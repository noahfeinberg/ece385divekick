==> flow/design.v <==
module  player1 ( input     Clk,                 
                            Reset,               
                            frame_clk,           
					 input [9:0] player2_X_Pos,  
                     input [9:0] DrawX, DrawY,        
					 input a_on, s_on, Freeze,
					 output logic [2:0] state,
					 output logic [9:0] player1_X_Pos, player1_Y_Pos              
              );
    logic [9:0] fighter_X_Reset = 10'd40;   
    logic [9:0] fighter_Y_Reset = 10'd333;   
    logic [9:0] fighter_X_Left = 10'd10;        
    logic [9:0] fighter_X_Right = 10'd629;      
    logic [9:0] fighter_Y_Top = 10'd100;        
    logic [9:0] fighter_Y_Bottom = 10'd439;      
    logic [9:0] fighter_X_Step;       
    logic [9:0] fighter_Y_Step = 10'd8;       
    logic [9:0] fighter_Height = 10'd105;       
    logic [9:0] fighter_Width = 10'd72;       
	logic [2:0] next_state;
	logic [2:0] jump_states = 3'd0, jump_time = 3'd5;
    logic current_side,change_side, can_act, cant_act =1'b0;
    shortint timer = 0,next_time = 0, wait_timer = 10;
    logic [9:0] fighter_X_Motion, fighter_Y_Motion;
    logic [9:0] fighter_X_Pos_in, fighter_X_Motion_in, fighter_Y_Pos_in, fighter_Y_Motion_in;
    assign current_side = (player2_X_Pos>= player1_X_Pos);
    always_comb 
	begin
		next_time = timer;
		if(frame_clk_rising_edge)
		begin
			if(timer != wait_timer)
				next_time= timer + 16'd1;
			else
				next_time = 16'd0;
		end
	end
    logic frame_clk_delayed, frame_clk_rising_edge;
    always_ff @ (posedge Clk) begin
        frame_clk_delayed <= frame_clk;
        frame_clk_rising_edge <= (frame_clk == 1'b1) && (frame_clk_delayed == 1'b0);
    end
    always_ff @ (posedge Clk)
    begin
        case(next_state)
            3'd0,3'd3:
            begin
                jump_states <= 3'd0;
            end
            3'd1,3'd4:
            begin
                if(jump_states != jump_time)
                    jump_states <= jump_states + 3'd1;
                else
                    jump_states<= jump_states;
            end
            3'd5,3'd6:
            begin
                jump_states <= 3'd0; 
            end
            default:
            begin
                jump_states <= 3'd0;
            end
        endcase
        timer <= next_time;
        if(frame_clk_rising_edge)
		begin
			if((can_act ==1'b0) &&(timer == wait_timer))
				can_act <= 1'b1;
            else
                can_act<=cant_act;
		end
        if (Reset)
        begin
			state <= 3'd0;
			fighter_X_Step <= 10'd10;
            player1_X_Pos <= fighter_X_Reset;
            player1_Y_Pos <= fighter_Y_Reset;
            fighter_X_Motion <= 10'd0;
            fighter_Y_Motion <= 10'd0;
            jump_states <= 3'd0;
        end
        else if(Freeze)
        begin
        end
		else
        begin
            player1_X_Pos <= fighter_X_Pos_in;
            player1_Y_Pos <= fighter_Y_Pos_in;
            fighter_X_Motion <= fighter_X_Motion_in;
            fighter_Y_Motion <= fighter_Y_Motion_in;
            state <= next_state;
            fighter_X_Step= ~(10'd10)+10'd1;
            if(change_side)
                fighter_X_Step<= 10'd10;
        end
        if(fighter_Y_Motion == 1'b0)
            change_side <= current_side;
    end
    always_comb
    begin
        cant_act = can_act;
	    next_state = state;
        fighter_X_Pos_in = player1_X_Pos;
        fighter_Y_Pos_in = player1_Y_Pos;
        fighter_X_Motion_in = fighter_X_Motion;
        fighter_Y_Motion_in = fighter_Y_Motion;
        if (frame_clk_rising_edge)
        begin
				case(state)
					3'd0,3'd3:
					begin
						if(a_on && can_act)  
						begin
							fighter_Y_Motion_in = (~ (fighter_Y_Step) + 1'd1);
                            next_state = 3'd1;
                            cant_act = 1'b0;
						end
						else if(s_on && can_act) 
						begin
							next_state = 3'd1;
                            cant_act = 1'b0;
							fighter_Y_Motion_in = (~ (fighter_Y_Step) + 1'd1);
                            fighter_X_Motion_in = (~ (fighter_X_Step) + 1'd1);
						end
					end
					3'd1,3'd4:
					begin
						if(s_on && can_act) 
						begin
							next_state = 3'd2;
							fighter_X_Motion_in = fighter_X_Step;
							fighter_Y_Motion_in = fighter_Y_Step;
                            cant_act = 1'b0;
						end
                        else if(fighter_X_Motion != 10'd0)
                        begin
                            if(jump_states != jump_time)
                            begin
                                fighter_Y_Motion_in -=  1'd1;
                            end
                           else
                           begin
                               fighter_Y_Motion_in += 1'd1;
                           end
                        end
					end
                    default:;
				endcase
            fighter_X_Pos_in = player1_X_Pos + fighter_X_Motion;
            fighter_Y_Pos_in = player1_Y_Pos + fighter_Y_Motion;
            if( (player1_Y_Pos+fighter_Height > fighter_Y_Bottom) && (fighter_Y_Motion != 10'd0)) 
            begin
                fighter_Y_Motion_in = 1'b0;  
				fighter_X_Motion_in = 1'b0;
                next_state = 3'd0;
                fighter_Y_Pos_in  = fighter_Y_Bottom-fighter_Height;
            end
            else if ( player1_Y_Pos< fighter_Y_Top)  
            begin
				fighter_Y_Motion_in = fighter_Y_Step;
			end
            if((player1_X_Pos + fighter_Width) > fighter_X_Right)
            begin
                next_state = 3'd1;
                fighter_X_Motion_in = 1'b0;
                fighter_X_Pos_in = fighter_X_Right-fighter_Width;
                fighter_Y_Motion_in = fighter_Y_Step;
            end
            else if(player1_X_Pos  < fighter_X_Left)
            begin
                next_state = 3'd1;
                fighter_X_Motion_in = 1'b0;
                fighter_X_Pos_in = fighter_X_Left;
                fighter_Y_Motion_in = fighter_Y_Step;
            end
            case(next_state)
                3'd0,3'd3:
                    next_state =3'd3;
                3'd1,3'd4:
                    next_state =3'd4;
                3'd2,3'd5:
                    next_state =3'd5;
            endcase
            if(change_side)
            begin
                case(next_state)
                3'd0,3'd3:
                    next_state =3'd0;
                3'd1,3'd4:
                    next_state =3'd1;
                3'd2,3'd5:
                    next_state =3'd2;
            endcase
            end
        end
    end
endmodule
Step by step through the tools: player1
The steps from the RTL of player1 to its reports follow in flow order.
Lines are those of the file above, counted from 1.
Library cell names are shortened.
Not given: -

set-up
  top module = player1
  clock input = Clk
  standard-cell library = sky130hd
  library corner = tt_025C_1v80

Elaborated design
Yosys after proc, flatten, opt, wreduce and memory -nomap, before mapping. Memory bits, and registers merged into a memory's read port (data or address), are not among the register bits. Print and check cells are not counted. Equal cells are merged and count once.

bit counts
  memory bits (read-only) = 0
  bits of input ports = 36
  clocked read ports x word width = 0
  output and inout port bits = 23
  memories kept = 0
  latch bits = 0
  flip-flop bits (word level) = 76
  RAM bits = 0

operators by class
  magnitude comparators = 5
  equal/unequal tests = 23
  mux-type cells = 37
  bitwise logic cells = 5
  add/sub/neg operators = 9
  shifts and indexed selects = 0
  reduce/logical cells = 28
  $mul = 0
  divide/modulo/power cells = 0

operators with widths
  kind                                                                    count
  10-bit two-way mux                                                      19
  10-bit parallel mux with 2-bit select                                   2
  3-bit two-way mux                                                       10
  10-bit by 1-bit adder with 10-bit output with constant B                2
  10-bit adder                                                            2
  10-bit by 7-bit adder with 10-bit output with constant B                2
  10-bit nonzero test                                                     2
  2-bit OR reduction                                                      10
  3-bit equality test with constant B                                     6
  3-bit parallel mux with 3-bit select                                    2
  16-bit by 1-bit adder with 16-bit output with constant B                1
  16-bit by 5-bit equality test with 1-bit output with constant B         1
  16-bit by 5-bit != test with 1-bit output with constant B               1
  3-bit by 2-bit equality test with 1-bit output with constant B          5
  5-bit != test with constant B                                           3
  7-bit != test with constant B                                           2
  3-bit by 1-bit equality test with 1-bit output with constant B          4
  10-bit by 1-bit subtractor with 10-bit output with constant B           1
  10-bit greater-or-equal comparator                                      1
  10-bit > comparator with constant B                                     1
  10-bit by 4-bit less-than comparator with 1-bit output with constant B  1
  10-bit by 7-bit less-than comparator with 1-bit output with constant B  1
  10-bit by 9-bit > comparator with 1-bit output with constant B          1
  10-bit NOT                                                              1
  10-bit zero test                                                        1
  3-bit zero test                                                         3
  6-bit AND reduction                                                     1
  6-bit nonzero test                                                      1

Not listed: further kinds 11, cells in them 20.

Longest topological paths
Depth = most cells in a row (Yosys ltp): at word level without a register or memory, in the mapped netlist without a sequential cell, where the memories' decode and read muxes count.

logic depth
  depth in word-level cells = 21
  ABC_AREA = 0
  gate-level depth with buffers = 13

Mapped cells and area
Source: synth_stat.txt of the flow (Yosys; design flattened, memories mapped). It holds for the ABC_AREA given above (unset counts as 0); a run with the other value may have another netlist.

cells by type
  type      count
  dfxtp_1   43
  edfxtp_1  18
  ha_1      40
  xnor2_1   30
  a21oi_1   47
  nor2_1    38
  nand2_1   34
  o21ai_0   23
  inv_1     30
  xor2_1    12
  a21o_1    13
  nand3_1   19
  nand3b_1  10
  fa_1      3
  nor3_1    12
  nor2b_1   9
  o21a_1    6
  and3_1    7

Other cell types: 52; their cells: 110.

mapped netlist
  buffers = 15
  area of sequential cells = 1401.3 um^2
  flip-flop cells = 61
  standard cells after synthesis = 504
  synthesis area = 4413.0 um^2

Worst setup path after synthesis
OpenSTA on the mapped netlist: ideal clock, no wires. The path of least setup slack (recovery checks aside). Input and output delay are each 20% of the period. Register names are those of the netlist, which keeps one name where synthesis merged equal registers.

timing path post-synthesis
  path kind = register to register
  from = reg jump_states[1]
  to = reg fighter_Y_Motion[9]
  driving pins on the path = 13
  slack = 1166 ps
  time at the first pin = 0 ps
  clock period = 3740 ps
  buffers on the path = 0
  data arrival time = 2452 ps
  path delay = 2574 ps
  period reached after synthesis = 2574 ps

"path delay" = arrival - input delay + setup time.
"driving pins on the path": output pins that drive a net of the path, with the launching flip-flop's if there is one; two outputs of one cell count as two.
"period reached after synthesis" = period - worst setup slack (recovery checks aside). The figure is calculated, with input and output delays left at 20% of the set period.
Between the ends stands the longest chain of elaborated cells between them, by number of cells; it is not shown to be the way that was timed. Of several equally long chains one is given.
A line is the first line of the expression or statement that the cell stems from. Yosys adds cells for indexed reads and writes and turns some case tables into memories.
A register here has more assigning lines than the two given.

on the way, post-synthesis
  path through = dfxtp_1 > inv_1 > ha_1 > nand2_1 > ha_1 > a21oi_1 > o211ai_1 > or4_1 > o311ai_0 > o21ai_0 > xnor2_1 > a21oi_1 > o21ai_0
  cells in the longest elaborated chain = 9
  elaborated cells on any way between the ends = 9
  those cells by class = eq/ne (1); mux (8)

RTL lines, path post-synthesis
  element                                line  source
  start: declaration                     21    logic [2:0] jump_states = 3'd0, jump_time = 3'd5;
  start: assignment                      53    jump_states <= jump_states + 3'd1;
  start: assignment                      55    jump_states<= jump_states;
  3-bit != test                          139   if(jump_states != jump_time)
  10-bit two-way mux                     139
  10-bit two-way mux                     137   else if(fighter_X_Motion != 10'd0)
  10-bit two-way mux                     130   if(s_on && can_act)
  10-bit parallel mux with 2-bit select  111   case(state)
  10-bit two-way mux                     160   else if ( player1_Y_Pos< fighter_Y_Top)
  10-bit two-way mux                     153   if( (player1_Y_Pos+fighter_Height > fighter_Y_Bottom) && (fighter_Y_Motion != 10'd0))
  10-bit two-way mux                     171   else if(player1_X_Pos  < fighter_X_Left)
  10-bit two-way mux                     164   if((player1_X_Pos + fighter_Width) > fighter_X_Right)
  end: assignment                        81    fighter_Y_Motion <= 10'd0;
  end: assignment                        92    fighter_Y_Motion <= fighter_Y_Motion_in;
  end: declaration                       24    logic [9:0] fighter_X_Motion, fighter_Y_Motion;

Timing after layout
Path of least setup slack in the final report of run 2 (OpenROAD, finished layout, wires in). Where an end is a register, its clock arrival counts in the times.
The path's times are printed in steps of 10 ps; the period is the one set.

timing path post-layout
  path kind = input to register
  from = in player2_X_Pos[0]
  to = reg change_side
  driving pins on the path = 11
  slack = 1710 ps
  time at the first pin = 960 ps
  buffers on the path = 1
  clock period = 4790 ps
  data arrival time = 3130 ps

Between the ends stands the longest chain of elaborated cells between them, by number of cells; it is not shown to be the way that was timed. Of several equally long chains one is given.

on the way, post-layout
  path through = clkdlybuf4s50_1 > inv_1 > ha_1 > nand2b_1 > a21o_1 > a21o_1 > a21o_1 > a21o_1 > a21o_1 > a211oi_1 > o21ai_0
  cells in the longest elaborated chain = 1
  elaborated cells on any way between the ends = 1
  source lines of those cells = 1
  those cells by class = compare (1)

RTL lines, path post-layout
  element                             line  source
  start: declaration                  4     input [9:0] player2_X_Pos,
  10-bit greater-or-equal comparator  26    assign current_side = (player2_X_Pos>= player1_X_Pos);
  end: assignment                     99    change_side <= current_side;
  end: declaration                    22    logic current_side,change_side, can_act, cant_act =1'b0;

Subject: player1 on sky130hd, stored results

Hello all,

Design player1 on sky130hd. What follows are 2 stored runs of the flow, each under its own settings; their order means nothing. The constraints put input and output delay at 20% of the set period each and load the outputs with 0.01 pF.
By "clock period reached" is meant the clock period of the run minus its worst setup slack. This is arithmetic on one report: input and output delays are still those of the set period (20% each).
"time of the worst setup path" means the part of the period allowed to the worst setup path (the constraints hold back 20% at inputs and 20% at outputs) less its slack; where the path has registers, the arrival times of their clocks count too.
"total power after layout": no workload was simulated; the value follows from the tool's default switching activity.
"time of the worst setup path" is known to 10 ps.
Settings: . = not set for that run.
Among the results, . means that no value is shown for the run.

setting or result                       run 1  run 2
period_ns                               2.85   4.79
CORE_UTILIZATION                        63     16
SETUP_SLACK_MARGIN                      0.19   .
CORE_ASPECT_RATIO                       1.17   .
CELL_PAD_IN_SITES_DETAIL_PLACEMENT      2      0
ABC_AREA                                0      .
GPL_TIMING_DRIVEN                       1      .
GPL_ROUTABILITY_DRIVEN                  1      1
MIN_ROUTING_LAYER                       met2   .
CAP_MARGIN                              20     20
CORE_MARGIN                             2      2
SLEW_MARGIN                             20     20
HOLD_SLACK_MARGIN                       .      0.23
CTS_CLUSTER_DIAMETER                    .      136
MAX_ROUTING_LAYER                       .      met4
worst setup slack after layout (ps)     .      1712
summed negative setup slack (ps)        .      0
overall die area (um^2)                 .      28925.5
utilization in the final report (%)     .      20.3
total power after layout (uW)           .      1469
clock period reached (ps)               .      3078
standard-cell area after layout (um^2)  .      5492.8
synthesis area (um^2)                   .      4413.0
smallest hold slack (ps)                .      388
time of the worst setup path (ps)       .      2120
critical path type                      .      input to register

Run 1: incomplete, placement halted on DPL-0033

Thanks
