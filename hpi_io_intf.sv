==> flow/design.v <==
module hpi_io_intf( input        Clk, Reset,
                    input [1:0]  from_sw_address,
                    output[15:0] from_sw_data_in,
                    input [15:0] from_sw_data_out,
                    input        from_sw_r, from_sw_w, from_sw_cs, from_sw_reset,  
                    inout [15:0] OTG_DATA,
                    output[1:0]  OTG_ADDR,
                    output       OTG_RD_N, OTG_WR_N, OTG_CS_N, OTG_RST_N  
                   );
logic [15:0] from_sw_data_out_buffer;
always_ff @ (posedge Clk)
begin
    if(Reset)
    begin
        from_sw_data_out_buffer <=	16'b0	;
        OTG_ADDR                <=	2'b0	;
        OTG_RD_N                <=	1'b1	;
        OTG_WR_N                <=	1'b1	;
        OTG_CS_N                <=	1'b1	;
        OTG_RST_N               <= 	Reset	;
        from_sw_data_in         <=	16'b0	;
    end
    else 
    begin
        from_sw_data_out_buffer <=	from_sw_data_out;
        OTG_ADDR                <= 	from_sw_address	;
        OTG_RD_N                <=	from_sw_r		;
        OTG_WR_N                <=	from_sw_w		;
        OTG_CS_N                <=	from_sw_cs		;
        OTG_RST_N               <=	~Reset			;
        from_sw_data_in         <= 	OTG_DATA		;
    end
end
assign OTG_DATA = ~from_sw_w ? from_sw_data_out_buffer : {16{1'bz}};
endmodule 
## Tool chain data of hpi_io_intf

The steps from the RTL of hpi_io_intf to its reports follow in flow order.
Lines are those of the file above, counted from 1.
Operators: Yosys type, input widths -> output width; for muxes data width and select width s.
Cell names lack the library's common part.
A cell with - has no value.

- Top: hpi_io_intf
- Clock: Clk
- Cell library: sky130hd
- Corner: tt_025C_1v80

## After elaboration

Counts by Yosys on the flattened word-level netlist (proc, flatten, opt, wreduce; memories kept). Register bits leave out memories and registers merged into their read ports (data or address); mux counts leave out enables and synchronous resets folded into registers. Print and check cells are left out. Cells with the same type and inputs are merged into one.

- Bits of input ports: 24
- Elaborated cells: 9
- Register bits after elaboration: 38
- Output and inout bits: 38

- Bitwise logic cells: 1
- Mux-type cells: 1

Operators with widths:

| kind | count |
|---|---|
| $mux 16 | 1 |
| $not 1->1 | 1 |

## Depth

Depth = most cells in a row (Yosys ltp): at word level without a register or memory, in the mapped netlist without a sequential cell, where the memories' decode and read muxes count.

- Depth in word-level cells: 1
- ABC_AREA: 0
- Gate-level depth with buffers: 2
- Gate-level depth less buffers: 1

## Mapped cells and area

Yosys stat after the flow's synthesis: flattened, memories mapped to cells. It holds for the ABC_AREA given above (unset counts as 0); a run with the other value may have another netlist.
The area totals of this step are shown rounded.

- Cells in the netlist: 79
- Sequential area: 760 µm²
- Buffers: 3
- Synthesis area: 1,000 µm²
- Flip-flop cells: 38

Cell types:

| cell type | count | area in all (µm²) |
|---|---|---|
| dfxtp_1 | 38 | 760.73 |
| nor2b_1 | 32 | 200.192 |
| or2_1 | 3 | 18.768 |
| and2b_1 | 2 | 15.014 |
| buf_4 | 2 | 15.014 |
| buf_6 | 1 | 11.261 |
| conb_1 | 1 | 3.754 |

## Path before layout

Path of least setup slack by OpenSTA after synthesis, without wires, with an ideal clock, recovery checks aside; 20% of the period is set as input and as output delay. Where synthesis merged equal registers, the netlist keeps one of their names.

- Path type: register to register
- From: register (name not given)
- To: register from_sw_data_in[0]
- Arrival time: 0.461 ns
- Library setup time: 0.114 ns
- Time at the first pin: 0.000 ns
- Path buffers: 0
- Path delay: 0.575 ns
- Period: 0.615 ns
- Stages on the path: 2
- Setup slack: 0.040 ns
- Required time: 0.501 ns
- Synthesis period reached: 0.575 ns

"path delay" = arrival - input delay + setup time.
"stages on the path" counts driving pins, that of a launching flip-flop among them; a cell with two outputs on the path counts twice.
"synthesis period reached" is the clock period less the worst setup slack; recovery checks do not enter. This is arithmetic on one report: input and output delays are still those of the set period (20% each).

- Cells stage by stage: dfxtp_1 > and2b_1

Ends and longest elaborated chain, after synthesis:

| item | line | source |
|---|---|---|
| to (assign) | 21 | `from_sw_data_in <= 16'b0 ;` |
| to (assign) | 31 | `from_sw_data_in <= OTG_DATA ;` |
| to (decl) | 3 | `output[15:0] from_sw_data_in,` |

No chain of elaborated cells between the ends is given.

## Timing after layout

Path of least setup slack in the final report of flow run 2 (OpenROAD, finished layout, wires in). Where an end is a register, its clock arrival counts in the times.

- Path type: register to output
- From: register (name not given)
- To: output OTG_DATA[15]
- Path buffers: 1
- Stages on the path: 2
- Period: 0.609 ns
- Time at the first pin: 0.28 ns
- Required time: 0.49 ns
- External output delay: 0.12 ns
- Arrival time: 0.72 ns
- Setup slack: -0.23 ns

- Cells stage by stage: dfxtp_2 > buf_6

Ends and longest elaborated chain, post-layout:

| item | line | source |
|---|---|---|
| to (decl) | 6 | `inout [15:0] OTG_DATA,` |

No chain of elaborated cells between the ends is given.

Hand-over note for hpi_io_intf

2 stored runs of hpi_io_intf in the flow (synthesis by Yosys, layout by OpenROAD, sky130hd cells), in arbitrary order. Constraints: input delay and output delay 20% of the set period each, output load 0.01 pF.
"achieved period" = clock period - worst setup slack. The figure is calculated, with input and output delays left at 20% of the set period.
By "critical setup path time" is meant the share of the clock period that the worst setup path is allowed (20% is reserved at inputs, 20% at outputs), minus its slack. Clock arrival times at its registers enter into it.
"power" is the tool's figure for a default switching activity; nothing was simulated.
The results are shown rounded.

### Flow run 1

Settings: `period_ns=0.698`, `CORE_UTILIZATION=67`, `SETUP_SLACK_MARGIN=0.06`, `PLACE_DENSITY_LB_ADDON=0.16`, `CORE_MARGIN=9`, `CELL_PAD_IN_SITES_GLOBAL_PLACEMENT=0`, `ABC_AREA=1`, `CTS_CLUSTER_SIZE=34`, `SLEW_MARGIN=30`, `MIN_ROUTING_LAYER=met2`, `CAP_MARGIN=20`

Stopped before the end: placement reported FLW-0024.

### Flow run 2

Settings: `period_ns=0.609`, `CORE_UTILIZATION=16`, `CAP_MARGIN=20`, `CORE_MARGIN=2`, `SLEW_MARGIN=20`

- Achieved period: 0.843 ns
- Utilization: 0.29
- Standard-cell area after routing: 1,800 µm²
- Critical setup path time: 0.72 ns
- Type of the worst setup path: register to output
- Area inside the die boundary: 7,100 µm²
- Post-synthesis cell area: 1,000 µm²
- Post-route worst hold slack: -0.039 ns
- Final setup TNS: -8.4 ns
- Worst setup slack after layout: -0.23 ns
- Power: 5,300 µW

End of note.
